==> flow/design.v <==
module KCSJ1(
    input wire clk,
    input wire reset,
    input wire coin_2,
    input wire coin_1,
    input wire buy_button,
    output reg drink_dispensed,
    output reg change_dispensed,
    output reg [3:0] total_coins_display,
    output reg [3:0] change_display
);
reg [4:0] state;
always @(posedge clk or posedge reset) begin
    if (reset) begin
        state <= 5'b00000;
        total_coins_display <= 4'b0000;
        change_display <= 4'b0000;
        drink_dispensed <= 1'b0;
        change_dispensed <= 1'b0;
    end else begin
        case (state)
            5'b00000: begin
                if (coin_2) total_coins_display <= total_coins_display + 2;
                else if (coin_1) total_coins_display <= total_coins_display + 1;
                else if (buy_button && total_coins_display >= 3) state <= 5'b00001;
            end
            5'b00001: begin
                drink_dispensed <= 1'b1;
                change_display <= total_coins_display - 3;
                state <= 5'b00010;
            end
            5'b00010: begin
                if (coin_2 && total_coins_display > 0) begin
                    change_dispensed <= change_dispensed - 2;
                    total_coins_display <= total_coins_display - 2;
                end else if (coin_1 && total_coins_display > 0) begin
                    change_dispensed <= change_dispensed - 1;
                    total_coins_display <= total_coins_display - 1;
                end else if (change_dispensed == 0) begin
                    state <= 5'b00000;
                    drink_dispensed <= 1'b0;
                    change_dispensed <= !change_dispensed;
                end
            end
            default: state = 'b00000;
        endcase
    end
end
endmodule
Step by step through the tools: KCSJ1 --
The steps from the RTL of KCSJ1 to its reports follow in flow order. Line numbers count from 1 in the design file above. Operators carry their Yosys type and port widths (W data, S select, Z words). Not given: n/a
Set-up: design top KCSJ1, clock clk, standard-cell library sky130hd, corner tt_025C_1v80

Word-level counts --
Yosys after proc, flatten, opt, wreduce and memory -nomap, before mapping. Memory bits, and registers merged into a memory's read port (data or address), are not among the register bits. Print and check cells are not counted. Equal cells are merged and count once.
Word-level totals: register bits 15, input bits 5, output and inout port bits 10, elaborated cells 53
Cells by class: $add $sub $neg 7, order comparisons 2, equality and inequality tests 10, mux-type cells 19, reduce/logical cells 10
Operators with widths (count):
- $mux W5 | 6
- $mux W4 | 4
- $pmux W5 S3 | 1
- $ne A2 B2 Y1 const B | 6
- $sub A4 B2 Y4 const B | 2
- $pmux W4 S2 | 1
- $ne A3 B3 Y1 const B | 2
- $reduce_and A6 Y1 | 1
- $mux W1 | 6
- $eq A5 B1 Y1 const B | 1
- $eq A5 B2 Y1 const B | 1
- $logic_not A5 Y1 | 1
- $reduce_bool A2 Y1 | 2
- $add A4 B1 Y4 const B | 1
- $sub A4 B1 Y4 const B | 1
- $gt A4 B1 Y1 const B | 1
- $add A4 B2 Y4 const B | 1
- $ge A4 B2 Y1 const B | 1
- $reduce_and A4 Y1 | 1
- $logic_and A1 B1 Y1 | 3
- $reduce_and A3 Y1 | 1
- $sub A1 B1 Y1 const B | 2
- $pmux W1 S2 | 1
- $logic_not A1 Y1 | 1

Depth --
Yosys ltp: most cells in a row. Word level: on the elaborated netlist, between registers, memories and ports. Mapped: between sequential cells and ports; inverters and the memories' decode and read muxes count.
Depth: depth after elaboration 6, ABC_AREA 0, depth in mapped cells 7, gate-level depth less buffers 6

After synthesis --
Source: synth_stat.txt of the flow (Yosys; design flattened, memories mapped). It holds for the ABC_AREA given above (unset counts as 0); a run with the other value may have another netlist. Totals and module areas in this step are rounded.
Cell types:
- sky130_fd_sc_hd__dfrtp_1 | count 12, total area 300.288 sq um
- sky130_fd_sc_hd__ha_1 | count 6, total area 75.072 sq um
- sky130_fd_sc_hd__o21ai_0 | count 7, total area 35.034 sq um
- sky130_fd_sc_hd__mux2_2 | count 3, total area 33.782 sq um
- sky130_fd_sc_hd__a21oi_1 | count 6, total area 30.029 sq um
- sky130_fd_sc_hd__dfstp_2 | count 1, total area 26.275 sq um
- sky130_fd_sc_hd__nand2_1 | count 7, total area 26.275 sq um
- sky130_fd_sc_hd__xnor2_1 | count 3, total area 26.275 sq um
- sky130_fd_sc_hd__inv_1 | count 6, total area 22.522 sq um
- sky130_fd_sc_hd__nor3_1 | count 3, total area 15.014 sq um
- sky130_fd_sc_hd__o221ai_2 | count 1, total area 15.014 sq um
- sky130_fd_sc_hd__nand2b_1 | count 2, total area 12.512 sq um
- sky130_fd_sc_hd__buf_6 | count 1, total area 11.261 sq um
- sky130_fd_sc_hd__mux2_1 | count 1, total area 11.261 sq um
- sky130_fd_sc_hd__nand4bb_1 | count 1, total area 11.261 sq um
- sky130_fd_sc_hd__nor2_1 | count 3, total area 11.261 sq um
- sky130_fd_sc_hd__o211a_1 | count 1, total area 10.01 sq um
- sky130_fd_sc_hd__a221oi_1 | count 1, total area 8.758 sq um
Other cell types: 14; their cells: 15.
Mapped netlist: cells in the netlist 80, cell area after synthesis 785 sq um, sequential part of the area 327 sq um, flip-flops 13, buffer cells 4

Worst setup path after synthesis --
Path of least setup slack by OpenSTA after synthesis, without wires, with an ideal clock, recovery checks aside; 20% of the period is set as input and as output delay. Where synthesis merged equal registers, the netlist keeps one of their names.
Timing path post-synthesis: kind reg2reg, start point register total_coins_display[0], end point register drink_dispensed, period 1.87 ns, setup time 0.121 ns, launch time at the first pin 0.000 ns, arrival 1.557 ns, setup slack 0.192 ns, path delay 1.678 ns, stages 7, path buffers 0, synthesis period reached 1.678 ns
"path delay" is the arrival time less input delay plus setup time. "stages": output pins that drive a net of the path, with the launching flip-flop's if there is one; two outputs of one cell count as two. "synthesis period reached" is the clock period less the worst setup slack; recovery checks do not enter. This is arithmetic on one report: input and output delays are still those of the set period (20% each). The rows between start and end are the longest chain of elaborated cells between them; the timing report does not say that the signal goes this way. Where chains are equally long, one stands for them. Each line given opens the expression or statement behind the cell; cells for indexed reads and writes are added by Yosys, which also makes memories of some case tables. At most two assigning lines are given for a register; there are more.
Between the ends, post-synthesis: cell sequence sky130_fd_sc_hd__dfrtp_1 > sky130_fd_sc_hd__inv_1 > sky130_fd_sc_hd__ha_1 > sky130_fd_sc_hd__or3b_1 > sky130_fd_sc_hd__o21ai_0 > sky130_fd_sc_hd__nand3b_1 > sky130_fd_sc_hd__a22o_1, length of the longest elaborated chain 5, elaborated cells between the ends (all ways) 9, classes of those cells compare: 1; eq/ne: 2; mux: 3; reduce/logical: 3
RTL lines, path post-synthesis:
- start, declared | line 9 | output reg [3:0] total_coins_display,
- start, assigned | line 23 | if (coin_2) total_coins_display <= total_coins_display + 2;
- start, assigned | line 24 | else if (coin_1) total_coins_display <= total_coins_display + 1;
- $gt A4 B1 Y1 | line 36 | end else if (coin_1 && total_coins_display > 0) begin
- $logic_and A1 B1 Y1 | line 36
- $mux W1 | line 36
- $mux W1 | line 33 | if (coin_2 && total_coins_display > 0) begin
- $pmux W1 S2 | line 21 | case (state)
- end, assigned | line 18 | drink_dispensed <= 1'b0;
- end, assigned | line 28 | drink_dispensed <= 1'b1;
- end, declared | line 7 | output reg drink_dispensed,

Timing after layout --
Path of least setup slack in the final report of record 1 (OpenROAD, finished layout, wires in). Where an end is a register, its clock arrival counts in the times.
Timing path after layout: kind reg2out, start point register total_coins_display[2], end point output total_coins_display[2], period 3.52 ns, external output delay 0.70 ns, launch time at the first pin 0.27 ns, arrival 1.40 ns, setup slack 1.41 ns, stages 2, path buffers 1
At most two assigning lines are given for a register; there are more.
Between the ends, after layout: cell sequence sky130_fd_sc_hd__dfrtp_1 > sky130_fd_sc_hd__clkdlybuf4s50_1, length of the longest elaborated chain 0, elaborated cells between the ends (all ways) 0, source lines of those cells 0
RTL lines, path after layout:
- start, declared | line 9 | output reg [3:0] total_coins_display,
- start, assigned | line 23 | if (coin_2) total_coins_display <= total_coins_display + 2;
- start, assigned | line 24 | else if (coin_1) total_coins_display <= total_coins_display + 1;
- end, declared | line 9

--- measured runs ---
Settings and measured results of 2 stored flow runs for module KCSJ1 (sky130hd), not sorted in any way. The constraints put input and output delay at 20% of the set period each and load the outputs with 0.01 pF.
The results are shown rounded.
[record 1] settings: period_ns=3.52, CORE_UTILIZATION=34, SETUP_SLACK_MARGIN=1.05, PLACE_DENSITY=0.92, CORE_MARGIN=5, CELL_PAD_IN_SITES_GLOBAL_PLACEMENT=3, GPL_ROUTABILITY_DRIVEN=0, CAP_MARGIN=20, SLEW_MARGIN=20
[record 1] result: chip area after synthesis (Yosys) 785 sq um, die area 3370 sq um, standard-cell area of the final layout 962 sq um, worst setup slack after layout 1.41 ns, total negative slack 0.000 ns
[record 2] settings: period_ns=1.83, CORE_UTILIZATION=34, ABC_AREA=1, GPL_ROUTABILITY_DRIVEN=0, CTS_CLUSTER_SIZE=53, SLEW_MARGIN=25, MIN_ROUTING_LAYER=met1, CAP_MARGIN=20, CORE_MARGIN=2
[record 2] result: chip area after synthesis (Yosys) 867 sq um, die area 2970 sq um, standard-cell area of the final layout 1080 sq um, worst setup slack after layout 0.086 ns, total negative slack 0.000 ns
--- end ---
